==> flow/design.v <==
module rc5_enc_16bit(input clock,reset,enc_start, input [15:0]p, output reg [15:0]c, output reg enc_done);
	logic [7:0]s[0:3];
	reg [15:0] p_tmp; 
	reg [2:0] state; 
	assign s[0] = 8'h20; 
	assign s[1] = 8'h10;
	assign s[2] = 8'hFF;
	assign s[3] = 8'hFF;
	always_ff @(posedge clock) 
	begin
		if (!reset) 
		begin
			state <= 3'b000;
			p_tmp <= p;
			enc_done <= 1'b0;
		end
		else
		begin
			if (enc_start == 1'b1) 
			begin
				case (state)
				3'b000:	begin  
						p_tmp[15:8] <= (p_tmp[15:8] - s[0]) % 9'h100;
						p_tmp[7:0] <= (p_tmp[7:0] + s[1]) % 9'h100;
						state <= 3'b001;
						end
				3'b001:	begin  
						p_tmp[15:8] <= ((((p_tmp[15:8] & p_tmp[7:0]) << (p_tmp[7:0]%8)) | ((p_tmp[15:8] ^ p_tmp[7:0]) >> (8 - (p_tmp[7:0]%8)))) + s[2]) % 9'h100;
						state <= 3'b010;
						end
				3'b010:	begin  
						p_tmp[7:0] <= ((((p_tmp[7:0] ^ p_tmp[15:8]) << (p_tmp[15:8]%8)) | ((p_tmp[7:0] ^ p_tmp[15:8]) >> (8 - (p_tmp[15:8]%8)))) + s[3]) % 9'h100;
						state <= 3'b011;
						end
				3'b011:	begin  
						c[15:0] <= p_tmp [15:0];
						enc_done <= 1'b1;
						end        
				default:c <= 16'd0;
				endcase
			end
		end
	end
endmodule
---- Tool chain data of rc5_enc_16bit ----
Tool output for the design above, in the order of the flow.
Lines are those of the file above, counted from 1.
Library cell names are shortened.
Not given: --
set-up
  top ..................................... rc5_enc_16bit
  clock ................................... clock
  cell library ............................ sky130hd
  corner .................................. tt_025C_1v80

---- Word level ----
Yosys after proc, flatten, opt, wreduce and memory -nomap, before mapping. Print and check cells are not counted.
bit counts
  register bits after elaboration ......... 36
  word-level cells ........................ 42
  clocked read ports x word width ......... 0
  memory bits (writable) .................. 0
  bits of input ports ..................... 19
  bits in latches ......................... 0
  output and inout port bits .............. 17
  memory cells ............................ 0
  memory bits (read-only) ................. 0
cells by class
  shifts and indexed selects .............. 4
  div/mod/pow operators ................... 0
  multiplexer cells ....................... 8
  eq/ne operators ......................... 6
  $lt $le $gt $ge ......................... 0
  $mul .................................... 0
  bitwise operators ....................... 5
  reduce/logical cells .................... 8
  add/subtract/negate cells ............... 6
operators by type and width
  operator                                                          number
  8-bit by 32-bit >> shifter with 8-bit output                      2
  16-bit parallel mux with 2-bit select                             1
  8-bit parallel mux with 2-bit select                              2
  8-bit 2-to-1 mux                                                  4
  8-bit by 3-bit << shifter with 8-bit output                       2
  8-bit adder with constant B                                       2
  8-bit bitwise OR                                                  2
  4-bit by 3-bit subtractor with 5-bit output with constant A       2
  3-bit parallel mux with 3-bit select                              1
  2-bit AND reduction                                               4
  8-bit by 5-bit adder with 8-bit output with constant B            1
  8-bit by 6-bit subtractor with 8-bit output with constant B       1
  8-bit AND                                                         1
  8-bit XOR                                                         1
  3-bit by 1-bit inequality test with 1-bit output with constant B  2
  3-bit by 2-bit equality test with 1-bit output with constant B    2
  3-bit by 1-bit equality test with 1-bit output with constant B    1
  3-bit logical NOT                                                 1
  3-bit AND reduction                                               1
  3-bit nonzero test                                                1
  3-bit OR reduction                                                1
  2-bit by 1-bit inequality test with 1-bit output with constant B  1
  1-bit NOT                                                         1

---- Longest topological paths ----
Yosys ltp: most cells in a row. Word level: on the elaborated netlist, between registers, memories and ports. Mapped: between sequential cells and ports; inverters and the memories' decode and read muxes count.
depth
  word-level depth ........................ 7
  ABC_AREA ................................ 0
  depth in mapped cells ................... 12
  mapped depth without buffers ............ 11

---- After synthesis ----
Yosys stat after the flow's synthesis: flattened, memories mapped to cells. It holds for the ABC_AREA given above (unset counts as 0); a run with the other value may have another netlist.
synthesis totals
  buffers ................................. 20
  cell area after synthesis ............... 2854.0 sq um
  standard cells after synthesis .......... 282
  sequential area ......................... 1061.0 sq um
  flip-flops .............................. 37
cell types
  cell type  number  area in all (sq um)
  edfxtp_1   32      960.922
  mux2i_1    33      330.317
  ha_1       11      137.632
  and2_1     16      100.096
  dfxtp_1    5       100.096
  o2bb2ai_1  11      96.342
  nand2_1    22      82.579
  nand3_1    15      75.072
  a21oi_1    14      70.067
  nor2_1     15      56.304
  buf_4      6       45.043
  nand2b_1   6       37.536
  nand3b_1   5       37.536
  xnor2_1    4       35.034
  inv_1      9       33.782
  mux2_2     3       33.782
  a21o_1     4       30.029
  mux2_4     2       30.029
Other cell types: 38; their cells: 69.

---- Timing after synthesis ----
Path of least setup slack by OpenSTA after synthesis, without wires, with an ideal clock, recovery checks aside; 20% of the period is set as input and as output delay. Where synthesis merged equal registers, the netlist keeps one of their names.
timing after synthesis
  kind .................................... input port to flip-flop
  from .................................... input enc_start
  to ...................................... register c[0]
  time at the first pin ................... 0.644 ns
  data required time ...................... 2.784 ns
  path buffers ............................ 1
  period .................................. 3.22 ns
  input delay ............................. 0.644 ns
  delay of the path ....................... 2.467 ns
  stages .................................. 2
  library setup time ...................... 0.436 ns
  path slack .............................. 0.109 ns
  data arrival time ....................... 2.675 ns
  synthesis period reached ................ 3.111 ns
"delay of the path" is the arrival time less input delay plus setup time.
"stages" counts driving pins, that of a launching flip-flop among them; a cell with two outputs on the path counts twice.
"synthesis period reached" = period - worst setup slack (recovery checks aside). The figure is calculated, with input and output delays left at 20% of the set period.
The rows between start and end are the longest chain of elaborated cells between them; the timing report does not say that the signal goes this way. Where chains are equally long, one stands for them.
Each line given opens the expression or statement behind the cell; cells for indexed reads and writes are added by Yosys, which also makes memories of some case tables.
between the ends, after synthesis
  cells stage by stage .................... clkbuf_1 nor4b_1
  cells in the longest elaborated chain ... 1
  elaborated cells on any way between the ends .. 1
  RTL lines with such cells ............... 0
  classes of those cells .................. reduce/logical: 1
RTL lines, path after synthesis
  item                 RTL line  RTL
  start: declaration   1         module rc5_enc_16bit(input clock,reset,enc_start, input [15:0]p, output reg [15:0]c, output reg enc_done);
  3-bit AND reduction  --
  end: assignment      36        c[15:0] <= p_tmp [15:0];
  end: assignment      39        default:c <= 16'd0;
  end: declaration     1

---- Worst path after layout ----
From the final timing report of flow run A: the path of least setup slack in the routed layout; clock arrival at registers is part of the times.
timing after layout
  kind .................................... input port to flip-flop
  from .................................... input reset
  to ...................................... register p_tmp[6]
  path buffers ............................ 2
  stages .................................. 12
  period .................................. 4.23 ns
  library setup time ...................... 0.25 ns
  data required time ...................... 4.26 ns
  time at the first pin ................... 0.85 ns
  data arrival time ....................... 3.59 ns
  input delay ............................. 0.85 ns
  path slack .............................. 0.67 ns
The rows between start and end are the longest chain of elaborated cells between them; the timing report does not say that the signal goes this way. Where chains are equally long, one stands for them.
At most two assigning lines are given for a register; there are more.
The path ends at the data pin of a flip-flop with enable; ways to the enable are not counted.
between the ends, after layout
  cells stage by stage .................... clkdlybuf4s50_1 buf_4 and3_4 mux2i_1 a21oi_1 a22oi_1 inv_1 ha_1 inv_1 nor2_1 and3_1 or3_1
  cells in the longest elaborated chain ... 1
  elaborated cells on any way between the ends .. 1
  RTL lines with such cells ............... 1
  classes of those cells .................. mux: 1
RTL lines, path after layout
  item                RTL line  RTL
  start: declaration  1         module rc5_enc_16bit(input clock,reset,enc_start, input [15:0]p, output reg [15:0]c, output reg enc_done);
  8-bit 2-to-1 mux    11        if (!reset)
  end: assignment     14        p_tmp <= p;
  end: assignment     24        p_tmp[7:0] <= (p_tmp[7:0] + s[1]) % 9'h100;
  end: declaration    3         reg [15:0] p_tmp;

Add stored flow runs of rc5_enc_16bit

Module rc5_enc_16bit, platform sky130hd: 2 stored runs of the flow (Yosys, OpenROAD) with differing settings, in no particular order. Input and output delays are each 20% of the period that was set; the output load is 0.01 pF.
"achieved clock period (ns)" = clock period - worst setup slack. The figure is calculated, with input and output delays left at 20% of the set period.
By "worst setup path time (ns)" is meant the share of the clock period that the worst setup path is allowed (20% is reserved at inputs, 20% at outputs), minus its slack. Clock arrival times at its registers enter into it.
"finish__power__total" rests on the timing tool's default activity at the inputs, not on a simulated workload.

Flow files of flow run A
==> flow/run.sh <==
#!/bin/bash
# the make line also repeats the synthesis and layout settings of config.mk as NAME=value (left out here)
make -C /OpenROAD-flow-scripts/flow DESIGN_CONFIG=/design/flow/config.mk WORK_HOME=/design/flow/orfs CLKGATE_MAP_FILE= finish
==> flow/config.mk <==
export PLATFORM = sky130hd
export DESIGN_NAME = rc5_enc_16bit
export DESIGN_NICKNAME = rc5_enc_16bit
export VERILOG_FILES = /design/flow/design.v
export SDC_FILE = /design/flow/constraint.sdc
export NUM_CORES = 4
export LEC_CHECK = 0
export CAP_MARGIN = 20
export CORE_ASPECT_RATIO = 0.59
export CORE_MARGIN = 8
export CORE_UTILIZATION = 35
export CTS_CLUSTER_DIAMETER = 198
export PLACE_DENSITY_LB_ADDON = 0.22
export SLEW_MARGIN = 20
export TNS_END_PERCENT = 85
==> flow/constraint.sdc <==
create_clock -name core_clock -period 4.23 [get_ports {clock}]
set_input_delay 0.8460 -clock core_clock [delete_from_list [all_inputs] [get_ports {clock}]]
set_output_delay 0.8460 -clock core_clock [all_outputs]
set_load 0.01 [all_outputs]

report of flow run A
yosys chip area after synthesis (um^2): 2854.0
finish__design__die__area: 11400.7
finish__design__instance__area__stdcell: 3500.9
finish__design__instance__utilization: 0.4406
finish__timing__setup__ws: 0.672
finish__timing__setup__tns: 0.000
finish__timing__hold__ws: 0.483
finish__power__total: 1.316e-03
achieved clock period (ns): 3.558
worst setup path time (ns): 2.71
worst setup path kind: input port to flip-flop

Flow files of flow run B
==> flow/run.sh <==
#!/bin/bash
# the make line also repeats the synthesis and layout settings of config.mk as NAME=value (left out here)
make -C /OpenROAD-flow-scripts/flow DESIGN_CONFIG=/design/flow/config.mk WORK_HOME=/design/flow/orfs CLKGATE_MAP_FILE= finish
==> flow/config.mk <==
export PLATFORM = sky130hd
export DESIGN_NAME = rc5_enc_16bit
export DESIGN_NICKNAME = rc5_enc_16bit
export VERILOG_FILES = /design/flow/design.v
export SDC_FILE = /design/flow/constraint.sdc
export NUM_CORES = 4
export LEC_CHECK = 0
export ABC_AREA = 1
export CAP_MARGIN = 5
export CELL_PAD_IN_SITES_DETAIL_PLACEMENT = 1
export CELL_PAD_IN_SITES_GLOBAL_PLACEMENT = 2
export CORE_MARGIN = 2
export CORE_UTILIZATION = 45
export CTS_CLUSTER_DIAMETER = 250
export PLACE_DENSITY_LB_ADDON = 0.29
export SETUP_SLACK_MARGIN = -0.1
export SLEW_MARGIN = 20
==> flow/constraint.sdc <==
create_clock -name core_clock -period 2.17 [get_ports {clock}]
set_input_delay 0.4340 -clock core_clock [delete_from_list [all_inputs] [get_ports {clock}]]
set_output_delay 0.4340 -clock core_clock [all_outputs]
set_load 0.01 [all_outputs]

report of flow run B: did not finish, place, FLW-0024
